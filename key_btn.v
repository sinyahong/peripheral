==> flow/design.v <==
module key_btn(
	input clk_12m,
	input rst_n,
	input key_in,
	output key_out
);
parameter KEY_JITTER = 8'd20;  
parameter OUT_SDA= 4'd2;
reg [1:0] rst_n_sys_r;
wire  rst_n_sys;
always @(posedge clk_12m or negedge rst_n) begin
	if(!rst_n) begin
		rst_n_sys_r <= 2'b00;
	end
	else begin
		rst_n_sys_r[0] <= 1'b1 ;
		rst_n_sys_r[1] <= rst_n_sys_r[0];		
	end 
end
assign rst_n_sys = rst_n_sys_r[1];
reg [1:0]key_in_r;
reg [15:0] delay_cnt;
wire key_in_change;
wire key_in_r_test1;
wire key_in_r_test2;
always @ (posedge clk_12m or negedge rst_n_sys) begin
	if(!rst_n_sys) begin
		key_in_r <= 2'b00;
	end
	else  begin
		key_in_r <= {key_in_r[0],key_in};
	end 
end 
assign  key_in_change = (~key_in_r[1]&key_in_r[0]) | (key_in_r[1] & ~ key_in_r[0]); 
assign	key_in_r_test1 = (~key_in_r[1]&key_in_r[0]);
assign	key_in_r_test2 = (key_in_r[1] & (~ key_in_r[0]));
always @(posedge clk_12m or negedge rst_n_sys) begin
	if(!rst_n_sys) begin
		delay_cnt <= 16'd0;
	end 
	else begin
		if(key_in_change) begin
			delay_cnt <= 16'd0;
		end
		else if (delay_cnt == KEY_JITTER) begin
			delay_cnt <= 16'd0;
		end
		else begin
			delay_cnt <= delay_cnt + 1'b1;
		end 
	end 
end
assign key_out = ((delay_cnt == KEY_JITTER ) && (key_in == 1'b1) ) ? 1'b1 : 1'b0; 
endmodule
== Reports on key_btn ==
What the tools print for key_btn, step after step.
Lines are those of the file above, counted from 1.
Cell names lack the library's common part.
Not given: --

* Top module: key_btn
* Clock port: clk_12m
* Cell library: sky130hd
* Corner: tt_025C_1v80

== Elaborated design ==
Source: Yosys, flattened and elaborated, memories not mapped. Widths are those after wreduce; folded enables and synchronous resets count as part of the registers. Registers that Yosys merges into a memory's read port (data or address) are not register bits. Print and check cells do not count. Equal cells are merged and count once.

* Register bits after elaboration: 20
* Latch bits: 0
* Bits in writable memories: 0
* Bits in read-only memories: 0
* Clocked read ports x word width: 0
* Memory cells: 0
* Input port bits: 3
* Output and inout bits: 1
* Elaborated cells: 14

* Add/sub/neg operators: 1
* $mul: 0
* Divide/modulo/power cells: 0
* Magnitude comparators: 0
* Eq/ne operators: 1
* Shift operators: 0
* Mux-type cells: 3
* Bitwise gates (word level): 5
* Reductions and logical operators: 1

{| class="wikitable"
|+ Operators by type and width
! operator !! number
|-
| 16-bit two-way mux || 2
|-
| 16-bit by 1-bit adder with 16-bit output with constant B || 1
|-
| 16-bit by 5-bit == test with 1-bit output with constant B || 1
|-
| 1-bit AND || 2
|-
| 1-bit NOT || 2
|-
| 1-bit OR || 1
|-
| 1-bit logical AND || 1
|-
| 1-bit two-way mux || 1
|}

== Depth ==
Yosys ltp: most cells in a row. Word level: on the elaborated netlist, between registers, memories and ports. Mapped: between sequential cells and ports; inverters and the memories' decode and read muxes count.

* Depth in word-level cells: 4
* ABC_AREA: 0
* Depth in mapped cells: 7

== Mapped cells and area ==
The flow's flattened synthesis, as Yosys stat reports it; memories are mapped. The netlist is that of the ABC_AREA named above (0 if unset); the other value can give another one.

{| class="wikitable"
|+ Cell types
! cell type !! number
|-
| dfrtp_1 || 20
|-
| xnor2_1 || 10
|-
| nor2_1 || 15
|-
| nand3_1 || 6
|-
| xor2_1 || 3
|-
| ha_1 || 2
|-
| nand4_4 || 1
|-
| inv_1 || 5
|-
| nand4_1 || 3
|-
| nor4_1 || 3
|-
| nor4b_1 || 2
|-
| and3_1 || 2
|-
| or3_1 || 2
|-
| nand2_1 || 3
|-
| or3_4 || 1
|-
| a21oi_1 || 2
|-
| nor3_1 || 2
|-
| o21ai_0 || 2
|}

Not listed: further types 5, cells in them 5.

* Standard cells after synthesis: 89
* Chip area (Yosys): 929.6 um2
* Area of sequential cells: 500.5 um2
* Flip-flop cells: 20

== Timing after synthesis ==
Source: OpenSTA report_checks on the synthesized netlist (no wires, ideal clock, input and output delay 20% of the period each), path of least setup slack; recovery checks are left aside. Register names are those of the netlist, which keeps one name where synthesis merged equal registers.

* Path kind: reg-to-reg
* Start point: register delay_cnt[3]
* End point: register delay_cnt[15]
* Clock period: 1750 ps
* Time at the first pin: 0 ps
* Arrival time: 1467 ps
* Setup slack: 205 ps
* Path delay: 1545 ps
* Stages on the path: 5
* Path buffers: 0
* Synthesis period reached: 1545 ps

"path delay" is the arrival time less input delay plus setup time.
"stages on the path" counts driving pins, that of a launching flip-flop among them; a cell with two outputs on the path counts twice.
"synthesis period reached" is the clock period less the worst setup slack; recovery checks do not enter. This is arithmetic on one report: input and output delays are still those of the set period (20% each).
Between the ends stands the longest chain of elaborated cells between them, by number of cells; it is not shown to be the way that was timed. Of several equally long chains one is given.
Each line given opens the expression or statement behind the cell; cells for indexed reads and writes are added by Yosys, which also makes memories of some case tables.
A register here has more assigning lines than the two given.

* Cells stage by stage: dfrtp_1 > nand4_4 > or3_4 > or3_1 > a21oi_1
* Length of the longest elaborated chain: 3

{| class="wikitable"
|+ RTL lines, path after synthesis
! item !! RTL line !! RTL
|-
| start: declaration || 22 || <nowiki>reg [15:0] delay_cnt;</nowiki>
|-
| start: assignment || 39 || <nowiki>delay_cnt <= 16'd0;</nowiki>
|-
| start: assignment || 49 || <nowiki>delay_cnt <= delay_cnt + 1'b1;</nowiki>
|-
| 16-bit by 1-bit adder with 16-bit output || 49 ||
|-
| 16-bit two-way mux || 45 || <nowiki>else if (delay_cnt == KEY_JITTER) begin</nowiki>
|-
| 16-bit two-way mux || 42 || <nowiki>if(key_in_change) begin</nowiki>
|-
| end: assignment || 43 || <nowiki>delay_cnt <= 16'd0;</nowiki>
|-
| end: assignment || 49 ||
|-
| end: declaration || 22 ||
|}

== Path in the finished layout ==
From the final timing report of run A: the path of least setup slack in the routed layout; clock arrival at registers is part of the times.
The report prints the path's times to 10 ps; the period is as set.

* Path kind: reg-to-output
* Start point: register delay_cnt[1]
* End point: output port key_out
* Clock period: 1960 ps
* Time at the first pin: 290 ps
* Arrival time: 1620 ps
* Setup slack: -50 ps
* Stages on the path: 7
* Path buffers: 1

Between the ends stands the longest chain of elaborated cells between them, by number of cells; it is not shown to be the way that was timed. Of several equally long chains one is given.
A register here has more assigning lines than the two given.

* Cells stage by stage: dfrtp_1 > inv_1 > ha_1 > nor3b_1 > nand4_1 > nor2_1 > dlygate4sd2_1
* Length of the longest elaborated chain: 3

{| class="wikitable"
|+ RTL lines, path after layout
! item !! RTL line !! RTL
|-
| start: declaration || 22 || <nowiki>reg [15:0] delay_cnt;</nowiki>
|-
| start: assignment || 39 || <nowiki>delay_cnt <= 16'd0;</nowiki>
|-
| start: assignment || 49 || <nowiki>delay_cnt <= delay_cnt + 1'b1;</nowiki>
|-
| 16-bit by 5-bit == test with 1-bit output || 53 || <nowiki>assign key_out = ((delay_cnt == KEY_JITTER ) && (key_in == 1'b1) ) ? 1'b1 : 1'b0;</nowiki>
|-
| 1-bit logical AND || 53 ||
|-
| 1-bit two-way mux || 53 ||
|-
| end: declaration || 5 || <nowiki>output key_out</nowiki>
|}

Module key_btn, platform sky130hd: 2 stored runs of the flow (Yosys, OpenROAD) with differing settings, in no particular order. Input and output delays are each 20% of the period that was set; the output load is 0.01 pF.
By "achieved clock period" is meant the clock period of the run minus its worst setup slack. This is arithmetic on one report: input and output delays are still those of the set period (20% each).
"critical setup path time" = time allowed to the worst setup path (clock period - input delay - output delay, where it has them) - its slack; a late launch clock adds to it, a late capture clock takes from it.
"total power of the final layout" is the tool's figure for a default switching activity; nothing was simulated.
"critical setup path time" is given in steps of 10 ps.

=== Run A ===
{| class="wikitable"
! Setting !! Value
|-
| period_ns || 1.96
|-
| SETUP_SLACK_MARGIN || -0.19
|-
| CAP_MARGIN || 20
|-
| CORE_MARGIN || 2
|-
| CORE_UTILIZATION || 40
|-
| SLEW_MARGIN || 20
|-
! Result !! Value
|-
| Critical setup path time || 1620 ps
|-
| Type of the worst setup path || reg-to-output
|-
| Utilization after layout || 0.514
|-
| Standard-cell area after layout || 1137.3 um2
|-
| Total power of the final layout || 0.7550 mW
|-
| Yosys chip area after synthesis || 929.6 um2
|-
| Die footprint || 2725.9 um2
|-
| Achieved clock period || 2012 ps
|-
| Setup slack of the worst path || -52 ps
|-
| Setup total negative slack || -52 ps
|}

=== Run B ===
{| class="wikitable"
! Setting !! Value
|-
| period_ns || 1.57
|-
| CORE_UTILIZATION || 66
|-
| SETUP_SLACK_MARGIN || -0.01
|-
| CELL_PAD_IN_SITES_GLOBAL_PLACEMENT || 3
|-
| CELL_PAD_IN_SITES_DETAIL_PLACEMENT || 1
|-
| GPL_TIMING_DRIVEN || 1
|-
| CTS_CLUSTER_SIZE || 17
|-
| CAP_MARGIN || 20
|-
| CORE_MARGIN || 2
|-
| SLEW_MARGIN || 20
|}
Stopped before the end: placement reported GPL-0301.
